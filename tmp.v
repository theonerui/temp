==> flow/design.v <==
module VGADriver (
    input wire clk,   
    input wire reset,
    input [7:0] red_in, 
    input [7:0] green_in, 
    input [7:0] blue_in,
    output [9:0] x,   
    output [9:0] y,   
    output vga_sync,
    output vga_clk,
    output vga_blank,
    output wire hsync,
    output wire vsync,
    output [7:0] vga_red, 
    output [7:0] vga_green, 
    output [7:0] vga_blue
);
	parameter H_ACTIVE	= 639; 
	parameter H_FRONT		= 15;	 
	parameter H_PULSE		= 95;	 
	parameter H_BACK		= 47;	 
	parameter V_ACTIVE	= 479; 
	parameter V_FRONT		= 9;	 
	parameter V_PULSE		= 1;	 
	parameter V_BACK		= 32;	 
    reg hsync_reg, vsync_reg;
    reg [7:0] red_reg, green_reg, blue_reg;
    reg [9:0] h_counter, v_counter;
    reg [7:0] h_state, v_state;
    reg show;
    always @(posedge clk) begin
        if (reset)	begin
            h_counter <= 0; v_counter <= 0;
            h_state <= 8'd0; v_state <= 8'd0;
            show <= 1'b0;
            hsync_reg <= 1'b0;
            vsync_reg <= 1'b0;
            red_reg <= 0;
            green_reg <= 0;
            blue_reg <= 0;
        end
		  else	begin
            process_horizontal_state();
            process_vertical_state();
            assign_colors();
        end
    end
    task process_horizontal_state;
        case (h_state)
            8'd0: h_active();
            8'd1:  h_front();
            8'd2:  h_pulse();
            8'd3:   h_back();
        endcase
    endtask
    task process_vertical_state;
        if (show == 1'b1) begin
            case (v_state)
                8'd0: v_active();
                8'd1:  v_front();
                8'd2:  v_pulse();
                8'd3:   v_back();
            endcase
        end
    endtask
    task h_active;
        h_counter <= (h_counter == H_ACTIVE) ? 0 : h_counter + 1;
        hsync_reg <= 1'b1;
        h_state <= (h_counter == H_ACTIVE) ? 8'd1 : 8'd0;
    endtask
    task h_front;
        h_counter <= (h_counter == H_FRONT) ? 0 : h_counter + 1;
        hsync_reg <= 1'b1;
        h_state <= (h_counter == H_FRONT) ? 8'd2 : 8'd1;
    endtask
    task h_pulse;
        h_counter <= (h_counter == H_PULSE) ? 0 : h_counter + 1;
        hsync_reg <= 1'b0;
        h_state <= (h_counter == H_PULSE) ? 8'd3 : 8'd2;
    endtask
    task h_back;
        h_counter <= (h_counter == H_BACK) ? 0 : h_counter + 1;
        hsync_reg <= 1'b1;
        h_state <= (h_counter == H_BACK) ? 8'd0 : 8'd3;
        show <= (h_counter == (H_BACK - 1)) ? 1'b1 : 1'b0;
    endtask
    task v_active;
        v_counter <= (v_counter == V_ACTIVE) ? 0 : v_counter + 1;
        vsync_reg <= 1'b1;
        v_state <= (v_counter == V_ACTIVE) ? 8'd1 : 8'd0;
    endtask
    task v_front;
        v_counter <= (v_counter == V_FRONT) ? 0 : v_counter + 1;
        vsync_reg <= 1'b1;
        v_state <= (v_counter == V_FRONT) ? 8'd2 : 8'd1;
    endtask
    task v_pulse;
        v_counter <= (v_counter == V_PULSE) ? 0 : v_counter + 1;
        vsync_reg <= 1'b0;
        v_state <= (v_counter == V_PULSE) ? 8'd3 : 8'd2;
    endtask
    task v_back;
        v_counter <= (v_counter == V_BACK) ? 0 : v_counter + 1;
        vsync_reg <= 1'b1;
        v_state <= (v_counter == V_BACK) ? 8'd0 : 8'd3;
    endtask
    task assign_colors;
        if (h_state == 8'd0 && v_state == 8'd0) begin
            red_reg   <= red_in;
            green_reg <= green_in;
            blue_reg  <= blue_in;
        end else begin
            red_reg <= 0; green_reg <= 0; blue_reg <= 0;
        end
    endtask
    assign hsync = hsync_reg;
    assign vsync = vsync_reg;
    assign vga_red = red_reg;
    assign vga_green = green_reg;
    assign vga_blue = blue_reg;
    assign vga_clk = clk;
    assign vga_sync = 1'b0;
    assign vga_blank = hsync_reg && vsync_reg;
    assign x = (h_state == 8'd0) ? h_counter : 10'd0;
    assign y = (v_state == 8'd0) ? v_counter : 10'd0;
endmodule
## Reports on VGADriver

The steps from the RTL of VGADriver to its reports follow in flow order.
Line numbers count from 1 in the design file above.
Operators: Yosys type, input widths -> output width; for muxes data width and select width s.
Cell names lack the library's common part.
A cell with -- has no value.

| set-up | value |
|---|---|
| top module | VGADriver |
| clock port | clk |
| library | sky130hd |
| corner | tt_025C_1v80 |

## After elaboration

Counts by Yosys on the flattened word-level netlist (proc, flatten, opt, wreduce; memories kept). Register bits leave out memories and registers merged into their read ports (data or address). Print and check cells are left out. Cells with the same type and inputs are merged into one.

| operators by class | value |
|---|---|
| $add $sub $neg | 2 |
| equal/unequal tests | 15 |
| bitwise operators | 1 |
| multiplexer cells | 25 |
| reductions and logical operators | 13 |

Operators with widths:

| cell | number |
|---|---|
| $mux 10 | 10 |
| $pmux 10 s4 | 2 |
| $pmux 8 s4 | 2 |
| $eq 8x2->1 const B | 4 |
| $eq 10x6->1 const B | 3 |
| $add 10x1->10 const B | 2 |
| $eq 10x4->1 const B | 2 |
| $eq 8x1->1 const B | 2 |
| $logic_not 8->1 | 2 |
| $eq 10x1->1 const B | 1 |
| $eq 10x10->1 const B | 1 |
| $eq 10x7->1 const B | 1 |
| $eq 10x9->1 const B | 1 |
| $reduce_bool 4->1 | 2 |
| $mux 2 | 4 |
| $reduce_or 3->1 | 2 |
| $mux 1 | 5 |
| $reduce_and 2->1 | 2 |
| $reduce_bool 2->1 | 2 |
| $pmux 1 s2 | 2 |
| $logic_and 1x1->1 | 2 |
| $reduce_or 2->1 | 1 |
| $not 1->1 | 1 |

| bit counts | value |
|---|---|
| bits of input ports | 26 |
| word-level cells | 66 |
| register bits | 63 |

## Longest topological paths

Depth = most cells in a row (Yosys ltp): at word level without a register or memory, in the mapped netlist without a sequential cell, where the memories' decode and read muxes count.

| depth | value |
|---|---|
| depth in word-level cells | 4 |
| ABC_AREA | 1 |
| gate-level depth with buffers | 13 |

## Netlist

Yosys stat after the flow's synthesis: flattened, memories mapped to cells. It holds for the ABC_AREA given above (unset counts as 0); a run with the other value may have another netlist.

| mapped netlist | value |
|---|---|
| flip-flops | 55 |
| synthesis area | 2562.5 µm² |
| buffer cells | 9 |
| area of sequential cells | 1101.1 µm² |
| cells in the netlist | 366 |

Cell types:

| type | number | total area (µm²) |
|---|---|---|
| dfxtp_1 | 55 | 1.1E+03 |
| inv_1 | 81 | 304.042 |
| nor2_1 | 68 | 255.245 |
| nand2_1 | 61 | 228.97 |
| nand3_1 | 19 | 95.091 |
| xor2_1 | 8 | 70.067 |
| ha_1 | 5 | 62.56 |
| o21ai_0 | 12 | 60.058 |
| nand2_4 | 4 | 45.043 |
| nor2_2 | 6 | 37.536 |
| nand2_2 | 5 | 31.28 |
| a21oi_1 | 6 | 30.029 |
| o31ai_1 | 4 | 30.029 |
| nor3_2 | 2 | 20.019 |
| clkbuf_1 | 5 | 18.768 |
| nand4_1 | 3 | 18.768 |
| xnor2_1 | 2 | 17.517 |
| buf_4 | 2 | 15.014 |

Not listed: further types 13, cells in them 18.

--- measured runs ---
Module VGADriver, platform sky130hd: 2 stored runs of the flow (Yosys, OpenROAD) with differing settings, in no particular order. Input and output delays are each 20% of the period that was set; the output load is 0.01 pF.
"power consumption": no workload was simulated; the value follows from the tool's default switching activity.
Among the settings, . means not set for that run.

| run | period_ns | CORE_UTILIZATION | PLACE_DENSITY_LB_ADDON | CORE_ASPECT_RATIO | CORE_MARGIN | CELL_PAD_IN_SITES_GLOBAL_PLACEMENT | TNS_END_PERCENT | ABC_AREA | GPL_TIMING_DRIVEN | GPL_ROUTABILITY_DRIVEN | CTS_CLUSTER_SIZE | CAP_MARGIN | SLEW_MARGIN | MAX_ROUTING_LAYER | setup TNS (ns) | power consumption (mW) | standard-cell area after layout (µm²) | worst hold slack in the final report (ns) | utilization of the finished layout (%) | synthesized cell area (µm²) | worst setup slack after layout (ns) | total die area (µm²) |
|---|---|---|---|---|---|---|---|---|---|---|---|---|---|---|---|---|---|---|---|---|---|---|
| flow run A | 1.85 | 35 | 0.05 | 1.35 | 10 | 1 | 10 | 1 | 0 | 0 | 64 | 10 | 20 | . | 0.000 | 2.391 | 3547.2 | 0.460 | 49.5 | 2562.5 | 0.082 | 11182.0 |
| flow run B | 1.71 | 60 | 0.24 | . | 2 | . | . | 1 | . | 1 | . | 10 | 20 | met5 | 0.000 | 2.559 | 3539.6 | 0.437 | 87.2 | 2562.5 | 0.057 | 4809.4 |
--- end ---
